==> flow/design.v <==
`timescale 10ns / 1ns
module procesamiento#(
		parameter n = 120,   
		parameter m = 160,   
		parameter AW = 15,		  
	    parameter DW = 12		  
		)
		(
		clk,
		rst,
		init_procesamiento,
		proc_addr_in,  
	    proc_data_in,  
	    color,
	    figure,
	    done
   );
        input clk;
		input rst;
		input init_procesamiento;
		output reg [AW-1: 0] proc_addr_in=15'b1111_1111_1111_111;  
	    input [DW-1: 0] proc_data_in;  
		output reg [1:0] color=0; 
		output reg [1:0] figure=0;
		output reg  done=0;
		reg [18:0] R;
		reg [18:0] G;
		reg [18:0] B;
		localparam min_R=1;
		localparam min_G=1;
		localparam min_B=1;
localparam INIT=0,ADD_COL=1,SEL_COL=2,ADD_ACH_MAY=3,DONE=4,CARGAR_DATO=5,NOTHING=6, imaSiz=19200;
reg Done=0,Add_Anc_May=0, Sel_Color=0, Add_Columna=0, Cargar_Dato=0, Reset=0;
reg [2:0]status=0;
reg was_init_procesamiento=0;  
reg aux_init_procesamiento=0;  
reg enable=1;
reg [7:0] col=0;
reg [6:0] fil=1;
localparam min_ancho_actual=7;
reg [7:0] ancho_actual=0;
reg [7:0] ancho_anterior=0;
reg [6:0] ancho_mayor=0;
reg [6:0] fila_valida=0;
always @(negedge clk) begin
    if(rst|Reset) begin
        color<=0; 
        figure<=0;
        done<=0;
        col<=1;
        fil<=1;
        ancho_actual<=0;
        ancho_anterior<=0;
        ancho_mayor<=0;
        fila_valida<=0;
        R<=0;
        G<=0;
        B<=0;
        aux_init_procesamiento<=0;
        proc_addr_in<=15'b1111_1111_1111_111;
        end
        else begin
        if(Cargar_Dato) begin
          proc_addr_in=proc_addr_in+1;
        end
        else if(Done) begin
        done<=1;
        aux_init_procesamiento<=0;
        if(ancho_actual>min_ancho_actual)begin 
                fila_valida<=fila_valida+1;
                if(ancho_anterior<ancho_actual)ancho_mayor<=ancho_mayor+1;
            end
        if(R>G&R>B) color<=1;  
        else if(G>R&G>B) color<=2;  
        else if(B>R&B>G) color<=3;  
        else color<=0;
        if(fila_valida>=ancho_mayor&ancho_mayor>(fila_valida>>1)) figure<=1; 
        else if((fila_valida>>1)>=ancho_mayor&ancho_mayor>(fila_valida>>2)) figure<=2;  
        else if(fila_valida>0) figure<=3;  
        else figure<=0;
        end
        else if (Add_Anc_May)begin
        fil<=fil+3;
        proc_addr_in<=proc_addr_in+2*m;
        col<=0;
            if(ancho_actual>min_ancho_actual)begin 
                fila_valida<=fila_valida+1;
                if(ancho_anterior<ancho_actual)ancho_mayor<=ancho_mayor+1;
            end
        ancho_anterior<=ancho_actual;
        ancho_actual<=0;       
        end
        else if (Sel_Color)begin
        ancho_actual<=ancho_actual+1;
        R<=R+proc_data_in[11:8];
        G<=G+proc_data_in[7:4];
        B<=B+proc_data_in[3:0];
        end
        else if (Add_Columna)begin
        col<=col+1; 
        end
    end        
end
always @(posedge clk)begin
    if(rst|Reset)begin
    status<=0;
    Done<=0;
    Add_Anc_May<=0; 
    Sel_Color<=0; 
    Add_Columna<=0; 
    Cargar_Dato<=0;
    Reset<=0;
    enable<=1;
    was_init_procesamiento<=0;
    end
    else begin
     case (status)
         INIT:begin
         Done<=0;
         Add_Anc_May<=0;
         Sel_Color<=0;
         Add_Columna<=0;
         Cargar_Dato<=0;
         if((~was_init_procesamiento)|enable)begin
            if(init_procesamiento|enable)begin
               was_init_procesamiento<=1;
               Reset<=0;
               status<=CARGAR_DATO;
               enable<=0;       
            end
         aux_init_procesamiento<=init_procesamiento;
         end
         if(~init_procesamiento) Reset<=1;
         end
         CARGAR_DATO:begin 
         Done<=0;
         Add_Anc_May<=0;
         Sel_Color<=0;
         Add_Columna<=0;
         Cargar_Dato<=1;
         if(proc_data_in[11:8]>=min_R|proc_data_in[7:4]>=min_G|proc_data_in[3:0]>=min_B) begin 
         status<=SEL_COL;
         end
         else if(col>=m) begin
         status<=ADD_ACH_MAY;
         end
         else status<=ADD_COL;
         end
         SEL_COL: begin
         Done<=0;
         Add_Anc_May<=0;
         Sel_Color<=1;
         Add_Columna<=0;
         Cargar_Dato<=0;
         if(col>=m)begin
         status<=ADD_ACH_MAY;
         end
         else status<=ADD_COL;
         end
         ADD_ACH_MAY:begin
         Add_Anc_May<=1;
         Sel_Color<=0;
         Add_Columna<=0;
         Cargar_Dato<=0;
         status<=ADD_COL;
         end
         ADD_COL:begin 
         Done<=0;
         Add_Anc_May<=0;
         Sel_Color<=0;
         Add_Columna<=1;
         Cargar_Dato<=0;
         if(fil>n) status=DONE;
         else status=CARGAR_DATO;      
         end
         DONE:begin
             Done<=1;
             Add_Anc_May<=0;
             Sel_Color<=0;
             Add_Columna<=0;
             Cargar_Dato<=0;
             was_init_procesamiento<=0;
         status<=NOTHING;
         end
         NOTHING:begin
             if(init_procesamiento)begin
                 status<=INIT;
                 enable<=1;
                 Reset<=1;  
              end
         end
         default: status<=INIT;
    endcase
 end
end
endmodule
* Step by step through the tools: procesamiento
Tool output for the design above, in the order of the flow. Line numbers count from 1 in the design file above. The mark -- stands for no value.
Design: top procesamiento, clock clk, library sky130hd, timing corner tt_025C_1v80

* After elaboration
Yosys after proc, flatten, opt, wreduce and memory -nomap, before mapping. Memory bits, and registers merged into a memory's read port (data or address), are not among the register bits. Print and check cells are not counted. Equal cells are merged and count once.
Bit counts: memories 0, elaborated cells 147, latch bits 0, memory bits (read-only) 0, register bits after elaboration 133, word width x clocked read ports 0, RAM bits 0
Cells by class: reduce/logical cells 28, $lt $le $gt $ge 18, div/mod/pow operators 0, shifts and indexed selects 0, multiply operators 0, equal/unequal tests 13, bitwise operators 14, add/subtract/negate cells 10, muxes and demuxes 42
Operator list (number):
- 19-bit > comparator | 6
- 19-bit by 4-bit adder with 19-bit output | 3
- 7-bit two-way mux | 7
- 15-bit two-way mux | 3
- 8-bit two-way mux | 5
- 2-bit nonzero test | 11
- 3-bit parallel mux with 7-bit select | 1
- 5-bit OR reduction | 4
- 4-bit AND reduction | 4
- 8-bit by 1-bit adder with 8-bit output with constant B | 2
- 1-bit parallel mux with 2-bit select | 8
- 2-bit two-way mux | 8
- 15-bit by 1-bit adder with 15-bit output with constant B | 1
- 15-bit by 9-bit adder with 15-bit output with constant B | 1
- 7-bit by 1-bit adder with 7-bit output with constant B | 2
- 3-bit AND reduction | 4
- 4-bit by 1-bit >= comparator with 1-bit output with constant B | 3
- 3-bit == test with constant B | 3
- 3-bit two-way mux | 3
- 2-bit != test with constant B | 4
- 8-bit by 3-bit > comparator with 1-bit output with constant B | 1
- 8-bit less-than comparator | 1
- 8-bit >= comparator with constant B | 1
- 6-bit by 7-bit >= comparator with 1-bit output | 1
- 7-bit by 1-bit > comparator with 1-bit output with constant B | 1
- 7-bit by 2-bit adder with 7-bit output with constant B | 1
- 7-bit by 5-bit > comparator with 1-bit output | 1
- 7-bit by 6-bit > comparator with 1-bit output | 1
Other operator kinds: 13; their cells: 34.

* Depth
Longest topological path by Yosys (ltp), each cell counted once; first at word level (registers and memories cut), then after technology mapping (sequential cells cut; the memories' decode and read muxes count).
Logic depth: depth in word-level cells 5, ABC_AREA 1, depth in mapped cells 14, depth with buffers taken out 14

* Mapped cells and area
Source: synth_stat.txt of the flow (Yosys; design flattened, memories mapped). It holds for the ABC_AREA given above (unset counts as 0); a run with the other value may have another netlist.
Cells by type:
- sky130_fd_sc_hd__dfxtp_1 | number 133, total area 2.66E+03 um^2
- sky130_fd_sc_hd__ha_1 | number 103, total area 1.29E+03 um^2
- sky130_fd_sc_hd__nand2_1 | number 236, total area 885.85 um^2
- sky130_fd_sc_hd__inv_1 | number 178, total area 668.141 um^2
- sky130_fd_sc_hd__a21oi_1 | number 111, total area 555.533 um^2
- sky130_fd_sc_hd__nor2_1 | number 127, total area 476.707 um^2
- sky130_fd_sc_hd__o21ai_0 | number 76, total area 380.365 um^2
- sky130_fd_sc_hd__nand3_1 | number 65, total area 325.312 um^2
- sky130_fd_sc_hd__xor2_1 | number 23, total area 201.443 um^2
- sky130_fd_sc_hd__nor3_1 | number 27, total area 135.13 um^2
- sky130_fd_sc_hd__nand4_1 | number 17, total area 106.352 um^2
- sky130_fd_sc_hd__nor3_2 | number 8, total area 80.077 um^2
- sky130_fd_sc_hd__fa_1 | number 3, total area 60.058 um^2
- sky130_fd_sc_hd__nor2_4 | number 5, total area 56.304 um^2
- sky130_fd_sc_hd__a21o_1 | number 7, total area 52.55 um^2
- sky130_fd_sc_hd__clkbuf_1 | number 14, total area 52.55 um^2
- sky130_fd_sc_hd__nor3_4 | number 3, total area 48.797 um^2
- sky130_fd_sc_hd__xnor2_1 | number 5, total area 43.792 um^2
Not listed: further types 33, cells in them 81.
Synthesis totals: flip-flop cells 133, synthesis area 8690.8 um^2, standard cells after synthesis 1222, sequential area 2662.6 um^2

Hand-over note for procesamiento

Top module procesamiento; platform sky130hd; tools Yosys and OpenROAD; 2 stored runs in no particular order. Input and output delays are each 20% of the period that was set; the output load is 0.01 pF.

[flow run A] flow files
==> flow/run.sh <==
#!/bin/bash
# the make line also repeats the synthesis and layout settings of config.mk as NAME=value (left out here)
make -C /OpenROAD-flow-scripts/flow DESIGN_CONFIG=/design/flow/config.mk WORK_HOME=/design/flow/orfs CLKGATE_MAP_FILE= finish
==> flow/config.mk <==
export PLATFORM = sky130hd
export DESIGN_NAME = procesamiento
export DESIGN_NICKNAME = procesamiento
export VERILOG_FILES = /design/flow/design.v
export SDC_FILE = /design/flow/constraint.sdc
export NUM_CORES = 4
export LEC_CHECK = 0
export ABC_AREA = 1
export CAP_MARGIN = 20
export CORE_MARGIN = 7
export CORE_UTILIZATION = 66
export CTS_CLUSTER_DIAMETER = 78
export GPL_ROUTABILITY_DRIVEN = 0
export PLACE_DENSITY_LB_ADDON = 0.28
export SLEW_MARGIN = 5
export TNS_END_PERCENT = 75
==> flow/constraint.sdc <==
create_clock -name core_clock -period 6.81 [get_ports {clk}]
set_input_delay 1.3620 -clock core_clock [delete_from_list [all_inputs] [get_ports {clk}]]
set_output_delay 1.3620 -clock core_clock [all_outputs]
set_load 0.01 [all_outputs]

[flow run A] result: standard-cell area after routing 10,336.2 um^2; chip area in the Yosys report 8,690.8 um^2; sum of negative setup slack 0 ps; overall die area 16,576.6 um^2; worst setup slack after layout 206 ps

[flow run B] flow files
==> flow/run.sh <==
#!/bin/bash
# the make line also repeats the synthesis and layout settings of config.mk as NAME=value (left out here)
make -C /OpenROAD-flow-scripts/flow DESIGN_CONFIG=/design/flow/config.mk WORK_HOME=/design/flow/orfs CLKGATE_MAP_FILE= finish
==> flow/config.mk <==
export PLATFORM = sky130hd
export DESIGN_NAME = procesamiento
export DESIGN_NICKNAME = procesamiento
export VERILOG_FILES = /design/flow/design.v
export SDC_FILE = /design/flow/constraint.sdc
export NUM_CORES = 4
export LEC_CHECK = 0
export CAP_MARGIN = 20
export CORE_MARGIN = 2
export CORE_UTILIZATION = 40
export SETUP_SLACK_MARGIN = 1.85
export SLEW_MARGIN = 20
==> flow/constraint.sdc <==
create_clock -name core_clock -period 6.37 [get_ports {clk}]
set_input_delay 1.2740 -clock core_clock [delete_from_list [all_inputs] [get_ports {clk}]]
set_output_delay 1.2740 -clock core_clock [all_outputs]
set_load 0.01 [all_outputs]

[flow run B] result: standard-cell area after routing 11,911.4 um^2; chip area in the Yosys report 7,935.1 um^2; sum of negative setup slack 0 ps; overall die area 20,980.1 um^2; worst setup slack after layout 766 ps

End of note.
